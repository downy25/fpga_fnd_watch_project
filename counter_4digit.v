==> flow/design.v <==
module bcd_cnt(
  iCLK,
  iRESETn,
  iEN_1,
  oDATA_CNT
);
  input iCLK,iRESETn;
  input iEN_1;
  output [15:0] oDATA_CNT;
  reg [3:0] arr_cnt[3:0];
  always @(posedge iCLK or posedge iRESETn) begin
    if(iRESETn) begin
      arr_cnt[0] <= 0;
      arr_cnt[1] <= 0;
      arr_cnt[2] <= 0;
      arr_cnt[3] <= 0;
    end
    else if(iEN_1 == 1)begin
      casex({arr_cnt[3], arr_cnt[2], arr_cnt[1], arr_cnt[0]})
        {4'h5,4'h9,4'h5,4'h9}: begin
          arr_cnt[3] <= 0;
          arr_cnt[2] <= 0;
          arr_cnt[1] <= 0;
          arr_cnt[0] <= 0;
        end
        {4'hx,4'h9,4'h5,4'h9}: begin
          arr_cnt[3] <= arr_cnt[3] + 4'h1;
          arr_cnt[2] <= 0;
          arr_cnt[1] <= 0;
          arr_cnt[0] <= 0;
        end
        {4'hx,4'hx,4'h5,4'h9}: begin
          arr_cnt[3] <= arr_cnt[3];
          arr_cnt[2] <= arr_cnt[2] + 4'h1;
          arr_cnt[1] <= 0;
          arr_cnt[0] <= 0;
        end
        {4'hx,4'hx,4'hx,4'h9}: begin
          arr_cnt[3] <= arr_cnt[3];
          arr_cnt[2] <= arr_cnt[2];
          arr_cnt[1] <= arr_cnt[1] + 4'h1;
          arr_cnt[0] <= 0;
        end
        default : begin
          arr_cnt[3] <= arr_cnt[3];
          arr_cnt[2] <= arr_cnt[2];
          arr_cnt[1] <= arr_cnt[1];
          arr_cnt[0] <= arr_cnt[0] + 4'h1;
        end
      endcase
    end else begin
      arr_cnt[3] <= arr_cnt[3];
      arr_cnt[2] <= arr_cnt[2];
      arr_cnt[1] <= arr_cnt[1];
      arr_cnt[0] <= arr_cnt[0];
    end
  end
  assign oDATA_CNT = {arr_cnt[3],arr_cnt[2],arr_cnt[1],arr_cnt[0]};
endmodule
module counter_4digit(
  iCLK,
  iRESETn,
  oDATA_FND,
  oCOM_FND
);
  input iCLK,iRESETn;
  output [7:0] oDATA_FND;
  output [3:0] oCOM_FND;
  wire en_200;
  wire en_1;
  wire [15:0] data_cnt;
  freq_div_fnd UFD(
    .iCLK(iCLK),
    .iRESETn(iRESETn),
    .oEN_200(en_200),
    .oEN_1 (en_1)
  );
  bcd_cnt UBCD(
    .iCLK(iCLK),
    .iRESETn(iRESETn),
    .iEN_1(en_1),
    .oDATA_CNT(data_cnt)
  );
  drv_fnd4 UDRV(
    .iCLK(iCLK),
    .iRESETn(iRESETn),
    .iEN_200(en_200),
    .iBCD(data_cnt),
    .oCOM_FND(oCOM_FND),
    .oDATA_FND(oDATA_FND)
  );
endmodule
module drv_fnd4(
  iCLK,
  iRESETn,
  iEN_200,
  iBCD,
  oCOM_FND,
  oDATA_FND
);
  localparam BCD_FND0 = 4'd0;
  localparam BCD_FND1 = 4'd1;
  localparam BCD_FND2 = 4'd2;
  localparam BCD_FND3 = 4'd3;
  localparam BCD_FND4 = 4'd4;
  localparam BCD_FND5 = 4'd5;
  localparam BCD_FND6 = 4'd6;
  localparam BCD_FND7 = 4'd7;
  localparam BCD_FND8 = 4'd8;
  localparam BCD_FND9 = 4'd9;
  input iCLK,iRESETn;
  input iEN_200;
  input [15:0] iBCD;
  output [3:0] oCOM_FND;
  output [7:0] oDATA_FND;
  reg [1:0] sel_cnt;
  reg [3:0] bcd;
  reg [3:0] com_fnd;
  reg [7:0] data_fnd;
  always @(posedge iCLK or posedge iRESETn) begin
    if(iRESETn) sel_cnt <= 2'b00;
    else if(iEN_200 == 1) sel_cnt <= sel_cnt + 2'b01;
    else sel_cnt <= sel_cnt;
  end
  always @(posedge iCLK or posedge iRESETn) begin
    if(iRESETn) com_fnd <= 4'b0000;
    else begin
      case(sel_cnt)
        2'd0: com_fnd <= 4'b1110;  
        2'd1: com_fnd <= 4'b1101;  
        2'd2: com_fnd <= 4'b1011;  
        2'd3: com_fnd <= 4'b0111;  
        default : com_fnd <= 4'b1111;  
      endcase
    end
  end
  always @(posedge iCLK or posedge iRESETn) begin
    if(iRESETn)
      bcd <= 4'b0000;
    else begin
      case(sel_cnt)
        2'd0: bcd <= iBCD[3:0];
        2'd1: bcd <= iBCD[7:4];
        2'd2: bcd <= iBCD[11:8];
        2'd3: bcd <= iBCD[15:12];
        default : bcd <= 4'b0;
      endcase
    end
  end
  always @(posedge iCLK or posedge iRESETn) begin
    if(iRESETn) data_fnd <= 8'b1111_1111;
    else begin
      case(bcd)
        BCD_FND0 : data_fnd = 8'b1111_1100;  
        BCD_FND1 : data_fnd = 8'b0110_0000;  
        BCD_FND2 : data_fnd = 8'b1101_1010;  
        BCD_FND3 : data_fnd = 8'b1111_0010;  
        BCD_FND4 : data_fnd = 8'b0110_0110;  
        BCD_FND5 : data_fnd = 8'b1011_0110;  
        BCD_FND6 : data_fnd = 8'b1011_1110;  
        BCD_FND7 : data_fnd = 8'b1110_0100;  
        BCD_FND8 : data_fnd = 8'b1111_1110;  
        BCD_FND9 : data_fnd = 8'b1111_0110;  
        default :  data_fnd = 8'b1111_1111;
      endcase
    end
  end
  assign oCOM_FND = com_fnd;
  assign oDATA_FND = data_fnd;
endmodule
module freq_div_fnd(
  iCLK,
  iRESETn,
  oEN_200,
  oEN_1
);
  localparam VAL_CNT200 = 21'd625000;
  localparam VAL_CNT1 = 28'd125000000;
  input iCLK,iRESETn;
  output oEN_200;
  output oEN_1;
  reg [20:0] cnt_en_200;
  reg [27:0] cnt_en_1;
  reg        en_200;
  reg        en_1;
  assign oEN_200 = en_200;
  assign oEN_1   = en_1;
  always @(posedge iCLK or posedge iRESETn) begin
    if(iRESETn) begin
      cnt_en_200 <= 0;
      en_200     <= 0;
    end
    else if(cnt_en_200 == VAL_CNT200 - 1)begin
      cnt_en_200 <= 0;
      en_200 <= 1;
    end
    else begin
      cnt_en_200 <= cnt_en_200 + 1'b1;
      en_200     <= 0;
    end
  end
  always @(posedge iCLK or posedge iRESETn) begin
    if(iRESETn) begin
      cnt_en_1 <= 0;
      en_1 <= 0;
    end else if(cnt_en_1 == VAL_CNT1 - 1)begin
      cnt_en_1 <= 0;
      en_1     <= 1;
    end else begin
      cnt_en_1  <= cnt_en_1 + 1'b1;
      en_1 <= 0;
    end
  end
endmodule
=== Reports on counter_4digit ===
The steps from the RTL of counter_4digit to its reports follow in flow order.
Lines are those of the file above, counted from 1.
Operators carry their Yosys type and port widths (W data, S select, Z words).
Cell names lack the library's common part.
A cell with - has no value.

* Top module: counter_4digit
* Clock input: iCLK
* Cell library: sky130hd
* Corner: tt_025C_1v80

=== Elaborated design ===
Yosys after proc, flatten, opt, wreduce and memory -nomap, before mapping. Print and check cells are not counted. Equal cells are merged and count once.
Yosys's memory passes give these memory sizes; they may raise the number of words (mostly to a power of two), join words into wider ones and drop unused or constant bits.

* Add/sub/neg operators: 7
* Equal/unequal tests: 9
* Muxes and demuxes: 19
* Reductions and logical operators: 7

{| class="wikitable"
|+ Operators by type and width
! kind !! number
|-
| $mux W4 || 13
|-
| $pmux W4 S4 || 2
|-
| $add A28 B1 Y28 const B || 1
|-
| $eq A28 B27 Y1 const B || 1
|-
| $mux W28 || 1
|-
| $add A21 B1 Y21 const B || 1
|-
| $eq A21 B20 Y1 const B || 1
|-
| $mux W21 || 1
|-
| $eq A16 B15 Y1 const B || 1
|-
| $add A4 B1 Y4 const B || 4
|-
| $eq A12 B12 Y1 const B || 1
|-
| $eq A8 B7 Y1 const B || 1
|-
| $reduce_and A2 Y1 || 3
|-
| $eq A2 B2 Y1 const B || 2
|-
| $eq A4 B4 Y1 const B || 1
|-
| $reduce_bool A4 Y1 || 1
|-
| $reduce_bool A3 Y1 || 1
|-
| $add A2 B1 Y2 const B || 1
|-
| $eq A2 B1 Y1 const B || 1
|-
| $logic_not A2 Y1 || 1
|-
| $reduce_bool A2 Y1 || 1
|-
| $mux W1 || 2
|}

* Flip-flop bits (word level): 77
* Memory bits (read-only): 128
* Clocked read ports x word width: 8
* Memory cells: 1
* Input port bits: 2
* Output and inout port bits: 12
* Word-level cells: 54

{| class="wikitable"
|+ Memories
! name !! words !! width !! rd ports !! write ports !! line !! source
|-
| (name not given) || 16 || 8 || 1 || 0 || 153 || <nowiki>case(bcd)</nowiki>
|}

=== Logic depth ===
Depth = most cells in a row (Yosys ltp): at word level without a register or memory, in the mapped netlist without a sequential cell, where the memories' decode and read muxes count.

* Depth in word-level cells: 5
* ABC_AREA: 0
* Depth in mapped cells: 8
* Mapped depth without buffers: 6

=== Mapped cells and area ===
Source: synth_stat.txt of the flow (Yosys; design flattened, memories mapped). It holds for the ABC_AREA given above (unset counts as 0); a run with the other value may have another netlist.
The area totals of this step are shown rounded.

{| class="wikitable"
|+ Cell types
! cell !! number !! area in all (um2)
|-
| dfrtp_1 || 77 || 1.93E+03
|-
| ha_1 || 20 || 250.24
|-
| dfstp_2 || 8 || 210.202
|-
| xor2_1 || 19 || 166.41
|-
| xnor2_1 || 18 || 157.651
|-
| nand2_1 || 35 || 131.376
|-
| nor2_1 || 30 || 112.608
|-
| nand3_1 || 21 || 105.101
|-
| o21ai_0 || 19 || 95.091
|-
| and4_1 || 9 || 78.826
|-
| nand4_1 || 12 || 75.072
|-
| and3_1 || 10 || 62.56
|-
| inv_1 || 16 || 60.058
|-
| mux2i_1 || 6 || 60.058
|-
| or3_1 || 9 || 56.304
|-
| a21oi_1 || 10 || 50.048
|-
| a222oi_1 || 4 || 40.038
|-
| and3b_1 || 4 || 35.034
|}

Other cell types: 28; their cells: 59.

* Cell count: 386
* Synthesis area: 0.004103 mm2
* Sequential area: 0.002137 mm2
* Flip-flop cells: 85
* Buffers: 6

The figures by module come from a second, unflattened synthesis with its own total; it is not the netlist above.

* Cells (unflattened synthesis): 391
* Area (unflattened synthesis): 0.004255 mm2

Rows give one instance, submodules left out.

{| class="wikitable"
|+ By module
! module !! times used !! cells !! area (mm2) !! sequential area (mm2)
|-
| freq_div_fnd || 1 || 239 || 0.002546 || 0.001276
|-
| bcd_cnt || 1 || 83 || 0.0008771 || 0.0004004
|-
| drv_fnd4 || 1 || 69 || 0.000832 || 0.0004604
|-
| counter_4digit || 1 || 0 || 0 || 0
|}

=== Timing after synthesis ===
OpenSTA on the mapped netlist: ideal clock, no wires. The path of least setup slack (recovery checks aside). Input and output delay are each 20% of the period. Register names are those of the netlist, which keeps one name where synthesis merged equal registers.

* Path kind: reg-to-reg
* Start point: register UBCD.arr_cnt[1][0]
* End point: register UBCD.arr_cnt[3][3]
* Period: 1.93 ns
* Library setup time: 0.125 ns
* Time at the first pin: 0.000 ns
* Arrival time: 1.644 ns
* Data required time: 1.805 ns
* Setup slack: 0.161 ns
* Delay of the path: 1.769 ns
* Stages on the path: 8
* Path buffers: 2
* Synthesis period reached: 1.769 ns

"delay of the path" = arrival - input delay + setup time.
"stages on the path": output pins that drive a net of the path, with the launching flip-flop's if there is one; two outputs of one cell count as two.
"synthesis period reached" is the clock period less the worst setup slack; recovery checks do not enter. This is arithmetic on one report: input and output delays are still those of the set period (20% each).
Between the ends stands the longest chain of elaborated cells between them, by number of cells; it is not shown to be the way that was timed. Of several equally long chains one is given.
A line is the first line of the expression or statement that the cell stems from. Yosys adds cells for indexed reads and writes and turns some case tables into memories.
At most two assigning lines are given for a register; there are more.

* Path through: dfrtp_1 > ha_1 > and3b_1 > clkbuf_1 > and3_1 > buf_2 > nand4_1 > mux2_2
* Cells in the longest elaborated chain: 3
* Elaborated cells on any way between the ends: 6
* Source lines of those cells: 1
* Classes of those cells: eq/ne: 2; mux: 2; reduce/logical: 2

{| class="wikitable"
|+ Ends and longest elaborated chain, after synthesis
! item !! line !! source
|-
| start, declared || 10 || <nowiki>reg [3:0] arr_cnt[3:0];</nowiki>
|-
| start, assigned || 41 || <nowiki>arr_cnt[1] <= arr_cnt[1] + 4'h1;</nowiki>
|-
| start, assigned || 47 || <nowiki>arr_cnt[1] <= arr_cnt[1];</nowiki>
|-
| $eq A12 B12 Y1 || 19 || <nowiki>casex({arr_cnt[3], arr_cnt[2], arr_cnt[1], arr_cnt[0]})</nowiki>
|-
| $mux W4 (2 in a row) || 19 ||
|-
| end, assigned || 27 || <nowiki>arr_cnt[3] <= arr_cnt[3] + 4'h1;</nowiki>
|-
| end, assigned || 33 || <nowiki>arr_cnt[3] <= arr_cnt[3];</nowiki>
|-
| end, declared || 10 ||
|}

=== Path in the finished layout ===
Path of least setup slack in the final report of job 1 (OpenROAD, finished layout, wires in). Where an end is a register, its clock arrival counts in the times.

* Path kind: reg-to-reg
* Start point: register UFD.cnt_en_1[0]
* End point: register UFD.cnt_en_1[22]
* Period: 1.89 ns
* Library setup time: 0.06 ns
* Time at the first pin: 0.34 ns
* Arrival time: 1.98 ns
* Data required time: 2.18 ns
* Setup slack: 0.20 ns
* Stages on the path: 7
* Path buffers: 1

Between the ends stands the longest chain of elaborated cells between them, by number of cells; it is not shown to be the way that was timed. Of several equally long chains one is given.
At most two assigning lines are given for a register; there are more.

* Path through: dfrtp_1 > ha_2 > and4_4 > nand4_1 > buf_6 > or4_4 > a21oi_2
* Cells in the longest elaborated chain: 2
* Elaborated cells on any way between the ends: 3
* Source lines of those cells: 2
* Classes of those cells: add/sub: 1; eq/ne: 1; mux: 1

{| class="wikitable"
|+ Ends and longest elaborated chain, post-layout
! item !! line !! source
|-
| start, declared || 183 || <nowiki>reg [27:0] cnt_en_1;</nowiki>
|-
| start, assigned || 204 || <nowiki>cnt_en_1 <= 0;</nowiki>
|-
| start, assigned || 210 || <nowiki>cnt_en_1  <= cnt_en_1 + 1'b1;</nowiki>
|-
| $add A28 B1 Y28 || 210 ||
|-
| $mux W28 || 206 || <nowiki>end else if(cnt_en_1 == VAL_CNT1 - 1)begin</nowiki>
|-
| end, assigned || 207 || <nowiki>cnt_en_1 <= 0;</nowiki>
|-
| end, assigned || 210 ||
|-
| end, declared || 183 ||
|}

Add stored flow runs of counter_4digit

Settings and measured results of 2 stored flow runs for module counter_4digit (sky130hd), not sorted in any way. The constraints put input and output delay at 20% of the set period each and load the outputs with 0.01 pF.
"clock period achieved" means the clock period less the worst setup slack. The figure is calculated, with input and output delays left at 20% of the set period.
By "worst path time" is meant the share of the clock period that the worst setup path is allowed (20% is reserved at inputs, 20% at outputs), minus its slack. Clock arrival times at its registers enter into it.
"total power after layout": no workload was simulated; the value follows from the tool's default switching activity.
Values from the reports are rounded here.

=== Job 1 ===
{| class="wikitable"
! Setting !! Value
|-
| period_ns || 1.89
|-
| SETUP_SLACK_MARGIN || 0.22
|-
| CAP_MARGIN || 20
|-
| CORE_MARGIN || 2
|-
| CORE_UTILIZATION || 40
|-
| SLEW_MARGIN || 20
|-
! Result !! Value
|-
| Worst setup slack after layout || 0.198 ns
|-
| Worst path time || 1.69 ns
|-
| Type of the worst setup path || reg-to-reg
|-
| Total negative slack || 0.000 ns
|-
| Area of the standard cells in the finished layout || 0.005022 mm2
|-
| Die area || 0.01108 mm2
|-
| Clock period achieved || 1.692 ns
|-
| Total power after layout || 3213 uW
|-
| Post-synthesis cell area || 0.004103 mm2
|}

=== Job 2 ===
{| class="wikitable"
! Setting !! Value
|-
| period_ns || 2.39
|-
| CORE_UTILIZATION || 32
|-
| SETUP_SLACK_MARGIN || 0.04
|-
| PLACE_DENSITY || 0.9
|-
| CORE_MARGIN || 10
|-
| CELL_PAD_IN_SITES_GLOBAL_PLACEMENT || 0
|-
| GPL_TIMING_DRIVEN || 0
|-
| MIN_ROUTING_LAYER || met2
|-
| MAX_ROUTING_LAYER || met4
|-
| CAP_MARGIN || 20
|-
| SLEW_MARGIN || 20
|-
! Result !! Value
|-
| Worst setup slack after layout || 0.293 ns
|-
| Worst path time || 2.10 ns
|-
| Type of the worst setup path || reg-to-reg
|-
| Total negative slack || 0.000 ns
|-
| Area of the standard cells in the finished layout || 0.00485 mm2
|-
| Die area || 0.01775 mm2
|-
| Clock period achieved || 2.097 ns
|-
| Total power after layout || 2932 uW
|-
| Post-synthesis cell area || 0.004103 mm2
|}
